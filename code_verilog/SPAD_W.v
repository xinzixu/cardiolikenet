==> flow/design.v <==
`timescale  1ns/100ps
module SPAD_W #(parameter WEIGHT_DW = 32,
                parameter DEPTH = 8)
               (
                input sclk,
                input									rst_n,                                                                                                        
                input signed [WEIGHT_DW -1 : 0] data_in,                                                                                    
                input									we_en,
                input [$clog2(DEPTH)-1 : 0]				addr_we, 
                input [$clog2(DEPTH)-1 : 0]				addr_re, 
                output signed [WEIGHT_DW-1:0]			data_out);
    reg signed [WEIGHT_DW-1:0] mem [DEPTH-1 : 0];
    integer i;
    always @ (negedge sclk or negedge rst_n)
    begin
        if (!rst_n) begin
            for (i = 0; i < DEPTH; i = i+1) begin
                mem[i] <= 0;
            end
        end
        else begin
            if (we_en) begin
                mem[addr_we] <= data_in;
            end
        end
    end
    assign data_out = we_en ? 0 : mem[addr_re];
endmodule
# Tool chain data of SPAD_W
# The steps from the RTL of SPAD_W to its reports follow in flow order.
# Line numbers count from 1 in the design file above.
# Library cell names are shortened.
# The mark n/a stands for no value.
# setup
top_module,SPAD_W
clock,sclk
library,sky130hd
lib_corner,tt_025C_1v80

# Word-level counts
# Yosys after proc, flatten, opt, wreduce and memory -nomap, before mapping. Enables and synchronous resets that opt folds into registers are not counted as muxes. Print and check cells are not counted. Equal cells are merged and count once.
# bits
ff_bits,256
inputBits,41
output_inout_bits,32
# classes
n_eq,14
mux,2
reduce_logical,10
# ops
cell,count
case mux 32 bit (select 8 bit),1
two-way mux 32 bit,1
== test 3 bit with constant B,8
AND reduction 2 bit,8
== test 3 x 2 -> 1 bit with constant B,4
== test 3 x 1 -> 1 bit with constant B,2
logical NOT 3 bit,2

# Logic depth
# Yosys ltp: most cells in a row. Word level: on the elaborated netlist, between registers, memories and ports. Mapped: between sequential cells and ports; inverters and the memories' decode and read muxes count.
# logic_depth
ltp_word,3
ABC_AREA,0
ltp_mapped,7
ltp_nobuf,4

# Mapped cells and area
# Source: synth_stat.txt of the flow (Yosys; design flattened, memories mapped). It holds for the ABC_AREA given above (unset counts as 0); a run with the other value may have another netlist.
# Totals and module areas in this step are rounded.
# types
cell,count,type_area_um2
dfrtn_1,256,6.41E+03
mux2_2,234,2.64E+03
mux2i_1,32,320.307
a211oi_1,31,232.723
nor2_1,58,217.709
a221oi_1,24,210.202
buf_2,40,200.192
o21bai_1,24,180.173
nor2b_1,26,162.656
o22ai_1,24,150.144
a21oi_1,26,130.125
nand2_1,34,127.622
o21ai_0,25,125.12
inv_1,24,90.086
clkbuf_1,23,86.333
a222oi_1,6,60.058
mux2_1,4,45.043
nand3b_1,6,45.043
# Not listed: further types 18, cells in them 38.
# mapped
cell_count,935
synth_area_um2,12000
ffs,256

# Below are 2 stored runs of the flow (Yosys, OpenROAD; platform sky130hd) on SPAD_W, each with its settings and what was measured, unordered. Constraints: input delay and output delay 20% of the set period each, output load 0.01 pF.
# "design_power_mw" rests on the timing tool's default activity at the inputs, not on a simulated workload.
# Values from the reports are rounded here.
# Among the settings, n/a means not set for that run.
run name,period_ns,CAP_MARGIN,CORE_MARGIN,CORE_UTILIZATION,SLEW_MARGIN,SETUP_SLACK_MARGIN,PLACE_DENSITY_LB_ADDON,GPL_TIMING_DRIVEN,GPL_ROUTABILITY_DRIVEN,MAX_ROUTING_LAYER,cell_area_final_um2,design_die_area_um2,synthArea_um2,timing.hold.ws_ns,ws_setup_ns,tns_ns,design_power_mw
job 1,8.21,20,2,40,20,n/a,n/a,n/a,n/a,n/a,14000,31000,12000,0.44,0.14,0.000,3.6
job 2,8.01,15,2,47,20,0.8,0.21,1,1,met5,14000,26000,12000,0.43,0.58,0.000,3.6
