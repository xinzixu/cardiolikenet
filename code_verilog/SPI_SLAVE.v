==> flow/design.v <==
module SPI_SLAVE #(parameter SPI_DW = 16
)(
    input wclk,
    input rst_n,
    input spi_clk,
    input cs_n,
    input mosi,
    input [SPI_DW-1:0] spi_din,
    output reg dout_vld,
    output      miso,
    output reg [SPI_DW-1:0] spi_dout
);
reg [$clog2(SPI_DW+1)-1:0] bit_cnt;
reg [SPI_DW-1:0] data;
always @(posedge wclk or negedge rst_n) begin
    if (!rst_n) begin
        dout_vld <= 0;
        bit_cnt <= 0;
        spi_dout <= 0;
        data <= 0;
        dout_vld <= 1'b0;
    end
    else begin
        if (cs_n) begin
            data <= spi_din;
            bit_cnt <= 0;
            dout_vld <= 1'b0; 
        end
        else begin
            if ( spi_clk) begin  
                data <= {data[SPI_DW-2:0], mosi};
                bit_cnt <= bit_cnt + 1'b1;     
                if (bit_cnt == SPI_DW ) begin
                    dout_vld <= 1'b1; 
                    spi_dout <= data;
                    data <= spi_din;
                end
                else begin
                    dout_vld <= 1'b0;
                end
            end
            else begin
                dout_vld <= 1'b0;
            end 
        end
    end
end
assign miso = data[SPI_DW-1];
endmodule
## Reports on SPI_SLAVE

Tool output for the design above, in the order of the flow.
Line numbers count from 1 in the design file above.
Library cell names are shortened.
The mark -- stands for no value.

| inputs | value |
|---|---|
| design top | SPI_SLAVE |
| clock input | wclk |
| cell library | sky130hd |
| timing corner | tt_025C_1v80 |

## Word level

Source: Yosys, flattened and elaborated, memories not mapped. Widths are those after wreduce. Registers that Yosys merges into a memory's read port (data or address) are not register bits. Print and check cells do not count. Equal cells are merged and count once.

| bit counts | value |
|---|---|
| bits in registers | 38 |
| input port bits | 21 |
| output and inout bits | 18 |
| elaborated cells | 17 |

| cells by class | value |
|---|---|
| $add $sub $neg | 1 |
| equal/unequal tests | 1 |
| multiplexer cells | 8 |
| bitwise operators | 1 |
| reductions and logical operators | 2 |

Operators by type and width:

| kind | count |
|---|---|
| 16-bit two-way mux | 3 |
| 5-bit two-way mux | 2 |
| 5-bit by 1-bit adder with 5-bit output with constant B | 1 |
| 5-bit == test with constant B | 1 |
| 3-bit AND reduction | 1 |
| 1-bit two-way mux | 3 |
| 2-bit nonzero test | 1 |
| 1-bit NOT | 1 |

## Depth

Yosys ltp: most cells in a row. Word level: on the elaborated netlist, between registers, memories and ports. Mapped: between sequential cells and ports; inverters and the memories' decode and read muxes count.

| depth | value |
|---|---|
| depth in word-level cells | 4 |
| ABC_AREA | 0 |
| gate-level depth with buffers | 8 |
| depth with buffers taken out | 5 |

## Mapped cells and area

Source: synth_stat.txt of the flow (Yosys; design flattened, memories mapped). It holds for the ABC_AREA given above (unset counts as 0); a run with the other value may have another netlist.

Cells by type:

| type | count |
|---|---|
| dfrtp_1 | 38 |
| o22a_1 | 16 |
| mux2_4 | 9 |
| a31oi_1 | 16 |
| mux2_2 | 7 |
| nor2_1 | 21 |
| inv_1 | 20 |
| clkbuf_1 | 7 |
| xor2_1 | 3 |
| ha_1 | 2 |
| buf_8 | 1 |
| nand4_1 | 2 |
| buf_6 | 1 |
| nand4bb_1 | 1 |
| buf_2 | 2 |
| mux2i_1 | 1 |
| o21ba_2 | 1 |
| xnor2_1 | 1 |

Not listed: further types 3, cells in them 3.

| synthesis totals | value |
|---|---|
| cell count | 152 |
| cell area after synthesis | 1,739.2 µm² |
| area of sequential cells | 950.9 µm² |
| mapped flip-flops | 38 |
| buffer cells | 12 |

## Worst setup path after synthesis

Source: OpenSTA report_checks on the synthesized netlist (no wires, ideal clock, input and output delay 20% of the period each), path of least setup slack; recovery checks are left aside. Register names are those of the netlist, which keeps one name where synthesis merged equal registers.

| path after synthesis | value |
|---|---|
| path type | register -> register |
| from | register bit_cnt[0] |
| to | register spi_dout[10] |
| period | 2,130 ps |
| setup time | 125 ps |
| data arrival time | 1,713 ps |
| data required time | 2,005 ps |
| slack | 292 ps |
| path delay | 1,838 ps |
| driving pins on the path | 9 |
| buffers on the path | 3 |
| synthesis period reached | 1,838 ps |

"path delay" = arrival - input delay + setup time.
"driving pins on the path" counts driving pins, that of a launching flip-flop among them; a cell with two outputs on the path counts twice.
"synthesis period reached" is the clock period less the worst setup slack; recovery checks do not enter. This is arithmetic on one report: input and output delays are still those of the set period (20% each).
Between the ends stands the longest chain of elaborated cells between them, by number of cells; it is not shown to be the way that was timed. Of several equally long chains one is given.
Each line given opens the expression or statement behind the cell; cells for indexed reads and writes are added by Yosys, which also makes memories of some case tables.
At most two assigning lines are given for a register; there are more.

| on the way, after synthesis | value |
|---|---|
| cells stage by stage | dfrtp_1 -> inv_1 -> ha_1 -> nand4bb_1 -> buf_2 -> or3_1 -> buf_6 -> buf_8 -> mux2_4 |
| length of the longest elaborated chain | 2 |
| elaborated cells between the ends (all ways) | 2 |
| source lines of those cells | 1 |
| those cells by class | 1 x eq/ne; 1 x reduce/logical |

Ends and longest elaborated chain, after synthesis:

| item | line | text |
|---|---|---|
| start, declared | 13 | `reg [$clog2(SPI_DW+1)-1:0] bit_cnt;` |
| start, assigned | 18 | `bit_cnt <= 0;` |
| start, assigned | 32 | `bit_cnt <= bit_cnt + 1'b1;` |
| 5-bit == test | 33 | `if (bit_cnt == SPI_DW ) begin` |
| 3-bit AND reduction | -- |  |
| end, assigned | 19 | `spi_dout <= 0;` |
| end, assigned | 35 | `spi_dout <= data;` |
| end, declared | 11 | `output reg [SPI_DW-1:0] spi_dout` |

## Path in the finished layout

From the final timing report of record 1: the path of least setup slack in the routed layout; clock arrival at registers is part of the times.
The report prints the path's times to 10 ps; the period is as set.

| path after layout | value |
|---|---|
| path type | register -> register |
| from | register bit_cnt[0] |
| to | register spi_dout[11] |
| period | 1,570 ps |
| setup time | 110 ps |
| data arrival time | 2,050 ps |
| data required time | 1,740 ps |
| slack | -310 ps |
| driving pins on the path | 9 |
| buffers on the path | 3 |

Between the ends stands the longest chain of elaborated cells between them, by number of cells; it is not shown to be the way that was timed. Of several equally long chains one is given.
At most two assigning lines are given for a register; there are more.

| on the way, after layout | value |
|---|---|
| cells stage by stage | dfrtp_1 -> inv_2 -> ha_4 -> nand4bb_1 -> buf_6 -> or3_4 -> buf_8 -> buf_12 -> mux2_4 |
| length of the longest elaborated chain | 2 |
| elaborated cells between the ends (all ways) | 2 |
| source lines of those cells | 1 |
| those cells by class | 1 x eq/ne; 1 x reduce/logical |

Ends and longest elaborated chain, after layout:

| item | line | text |
|---|---|---|
| start, declared | 13 | `reg [$clog2(SPI_DW+1)-1:0] bit_cnt;` |
| start, assigned | 18 | `bit_cnt <= 0;` |
| start, assigned | 32 | `bit_cnt <= bit_cnt + 1'b1;` |
| 5-bit == test | 33 | `if (bit_cnt == SPI_DW ) begin` |
| 3-bit AND reduction | -- |  |
| end, assigned | 19 | `spi_dout <= 0;` |
| end, assigned | 35 | `spi_dout <= data;` |
| end, declared | 11 | `output reg [SPI_DW-1:0] spi_dout` |

Appendix: measured runs

Settings and measured results of 2 stored flow runs for module SPI_SLAVE (sky130hd), not sorted in any way. The constraints put input and output delay at 20% of the set period each and load the outputs with 0.01 pF.
"allowed time less slack (worst setup path)": the worst setup path's part of the clock period (all of it between registers, 20% less for each end at a port) less its slack. A launch clock that arrives late makes it longer, a capture clock that arrives late makes it shorter.
"allowed time less slack (worst setup path)" is given in steps of 10 ps.

#### Record 1

| setting | value |
|---|---|
| period_ns | `1.57` |
| CORE_UTILIZATION | `32` |
| SETUP_SLACK_MARGIN | `0.16` |
| PLACE_DENSITY | `0.52` |
| CELL_PAD_IN_SITES_GLOBAL_PLACEMENT | `1` |
| CELL_PAD_IN_SITES_DETAIL_PLACEMENT | `2` |
| ABC_AREA | `0` |
| GPL_TIMING_DRIVEN | `0` |
| CTS_CLUSTER_SIZE | `98` |
| CTS_CLUSTER_DIAMETER | `293` |
| CAP_MARGIN | `5` |
| SLEW_MARGIN | `30` |
| MIN_ROUTING_LAYER | `met2` |
| CORE_MARGIN | `2` |

| result | value |
|---|---|
| die footprint | 6,040.4 µm² |
| lowest setup slack | -311 ps |
| standard-cell area after routing | 2,571.2 µm² |
| allowed time less slack (worst setup path) | 1,880 ps |
| critical path kind | register -> register |
| netlist area reported by Yosys | 1,739.2 µm² |
| setup total negative slack | -7,646 ps |

#### Record 2

| setting | value |
|---|---|
| period_ns | `3.09` |
| CORE_UTILIZATION | `18` |
| SETUP_SLACK_MARGIN | `-0.28` |
| CELL_PAD_IN_SITES_DETAIL_PLACEMENT | `0` |
| TNS_END_PERCENT | `10` |
| CTS_CLUSTER_DIAMETER | `320` |
| MIN_ROUTING_LAYER | `met2` |
| CAP_MARGIN | `20` |
| CORE_MARGIN | `2` |
| SLEW_MARGIN | `20` |

| result | value |
|---|---|
| die footprint | 10,464.3 µm² |
| lowest setup slack | 916 ps |
| standard-cell area after routing | 2,369.8 µm² |
| allowed time less slack (worst setup path) | 1,560 ps |
| critical path kind | input -> register |
| netlist area reported by Yosys | 1,739.2 µm² |
| setup total negative slack | 0 ps |
