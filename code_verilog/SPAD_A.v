==> flow/design.v <==
`timescale  1ns/100ps
module SPAD_A #(parameter DATA_DW = 12,
                parameter DEPTH = 8
                )
               (
                input                                   sclk,
                input									rst_n	,    
                input                                   is_sram_in,
                input  [DATA_DW -1 : 0]                 sram_data_in,
                input									we_en,
                input [$clog2(DEPTH)-1 : 0]				addr_we,                                      
                input [DATA_DW*DEPTH -1 : 0]            data_in,              
                input [$clog2(DEPTH)-1 : 0]				addr_re,
                output signed [DATA_DW-1:0]			data_out);
    reg signed [DATA_DW-1 : 0] mem [DEPTH-1 : 0];
    integer i;
    integer j;
    always @ (negedge sclk or negedge rst_n)
    begin
        if (!rst_n) begin
            for (j = 0; j < DEPTH; j = j+1) begin
                mem[j] <= 0;
            end
        end
        else begin
            if (is_sram_in) begin
                if (we_en) begin
                    mem[addr_we] <= sram_data_in;
                end
            end
            else begin
                for (i = 0; i < DEPTH; i=i+1) begin
                    mem[i] <= data_in[(i+1)*DATA_DW-1-: DATA_DW];
                end
            end
        end
    end    
    assign data_out = mem[addr_re];
endmodule
---- Reports on SPAD_A ----
Tool output for the design above, in the order of the flow.
Lines are those of the file above, counted from 1.
Operators: Yosys type, input widths -> output width; for muxes data width and select width s.
Library cell names are shortened.
A cell with - has no value.
design
  design top .............................. SPAD_A
  clock port .............................. sclk
  standard-cell library ................... sky130hd
  corner .................................. tt_025C_1v80

---- Word-level counts ----
Source: Yosys, flattened and elaborated. Widths are those after wreduce. Registers that Yosys merges into a memory's read port (data or address) are not register bits. Print and check cells do not count. Equal cells are merged and count once.
storage and ports
  bits in registers ....................... 96
  output and inout bits ................... 12
  RAM bits ................................ 0
  word-level cells ........................ 66
  memory cells ............................ 0
  bits in latches ......................... 0
  word width x clocked read ports ......... 0
  input bits .............................. 118
  ROM bits ................................ 0
operators by class
  divide/modulo/power cells ............... 0
  multipliers ............................. 0
  order comparisons ....................... 0
  reduce/logical cells .................... 10
  mux-type cells .......................... 25
  shifts and indexed selects .............. 0
  $add $sub $neg .......................... 0
  eq/ne operators ......................... 23
  bitwise logic cells ..................... 0
operators by type and width
  kind                number
  $mux 12             24
  $pmux 12 s8         1
  $eq 3x3->1 const B  8
  $ne 2x1->1 const B  9
  $reduce_and 2->1    8
  $eq 3x2->1 const B  4
  $eq 3x1->1 const B  2
  $logic_not 3->1     2

---- Longest topological paths ----
Depth = most cells in a row (Yosys ltp): at word level without a register or memory, in the mapped netlist without a sequential cell, where the memories' decode and read muxes count.
depth
  word-level depth ........................ 4
  ABC_AREA ................................ 0
  gate-level depth with buffers ........... 5
  mapped depth without buffers ............ 3

---- After synthesis ----
The flow's flattened synthesis, as Yosys stat reports it; memories are mapped. The netlist is that of the ABC_AREA named above (0 if unset); the other value can give another one.
cell types
  cell      number  total area (sq um)
  dfrtn_1   96      2.4E+03
  mux2i_1   119     1.19E+03
  a21oi_1   89      445.427
  nor2_1    90      337.824
  clkbuf_1  35      131.376
  a221o_1   9       90.086
  o22a_1    10      87.584
  a211oi_1  11      82.579
  nor3b_1   11      82.579
  o22ai_1   10      62.56
  nor2b_1   9       56.304
  buf_4     7       52.55
  and4bb_2  3       37.536
  buf_2     7       35.034
  nand4b_1  3       26.275
  nor4b_4   1       23.773
  mux4_2    1       22.522
  nand2b_1  2       12.512
Other cell types: 13; their cells: 16.
mapped netlist
  mapped area ............................. 5286.3 sq um
  cells in the netlist .................... 529
  flip-flops .............................. 96
  sequential area ......................... 2402.3 sq um
  buffer cells ............................ 53

==> results <==
Stored flow runs of SPAD_A (2 of them; Yosys, OpenROAD, sky130hd). They differ in their settings and are not a sequence. Constraints: input delay and output delay 20% of the set period each, output load 0.01 pF.
"power consumption" is the tool's figure for a default switching activity; nothing was simulated.

---- entry A ----
settings
  period_ns = 6.4
  CORE_UTILIZATION = 18
  SETUP_SLACK_MARGIN = 1.08
  PLACE_DENSITY_LB_ADDON = 0.19
  CORE_MARGIN = 8
  CELL_PAD_IN_SITES_GLOBAL_PLACEMENT = 1
  CTS_CLUSTER_DIAMETER = 128
  SLEW_MARGIN = 20
  MIN_ROUTING_LAYER = met2
  MAX_ROUTING_LAYER = met5
  CAP_MARGIN = 20
results
  setup total negative slack .............. 0 ps
  lowest setup slack ...................... 300 ps
  chip area in the Yosys report ........... 5286.3 sq um
  power consumption ....................... 0.00169 W
  worst hold slack ........................ 471 ps
  std-cell area (final layout) ............ 7631.1 sq um
  area of the die ......................... 35107.5 sq um

---- entry B ----
settings
  period_ns = 2.54
  CORE_UTILIZATION = 15
  SETUP_SLACK_MARGIN = 0.5
  PLACE_DENSITY_LB_ADDON = 0.05
  ABC_AREA = 1
  GPL_TIMING_DRIVEN = 1
  GPL_ROUTABILITY_DRIVEN = 0
  CTS_CLUSTER_DIAMETER = 113
  MIN_ROUTING_LAYER = met1
  CAP_MARGIN = 20
  CORE_MARGIN = 2
  SLEW_MARGIN = 20
results
  setup total negative slack .............. -8905 ps
  lowest setup slack ...................... -573 ps
  chip area in the Yosys report ........... 5099.9 sq um
  power consumption ....................... 0.004771 W
  worst hold slack ........................ 432 ps
  std-cell area (final layout) ............ 10211.0 sq um
  area of the die ......................... 35490.8 sq um
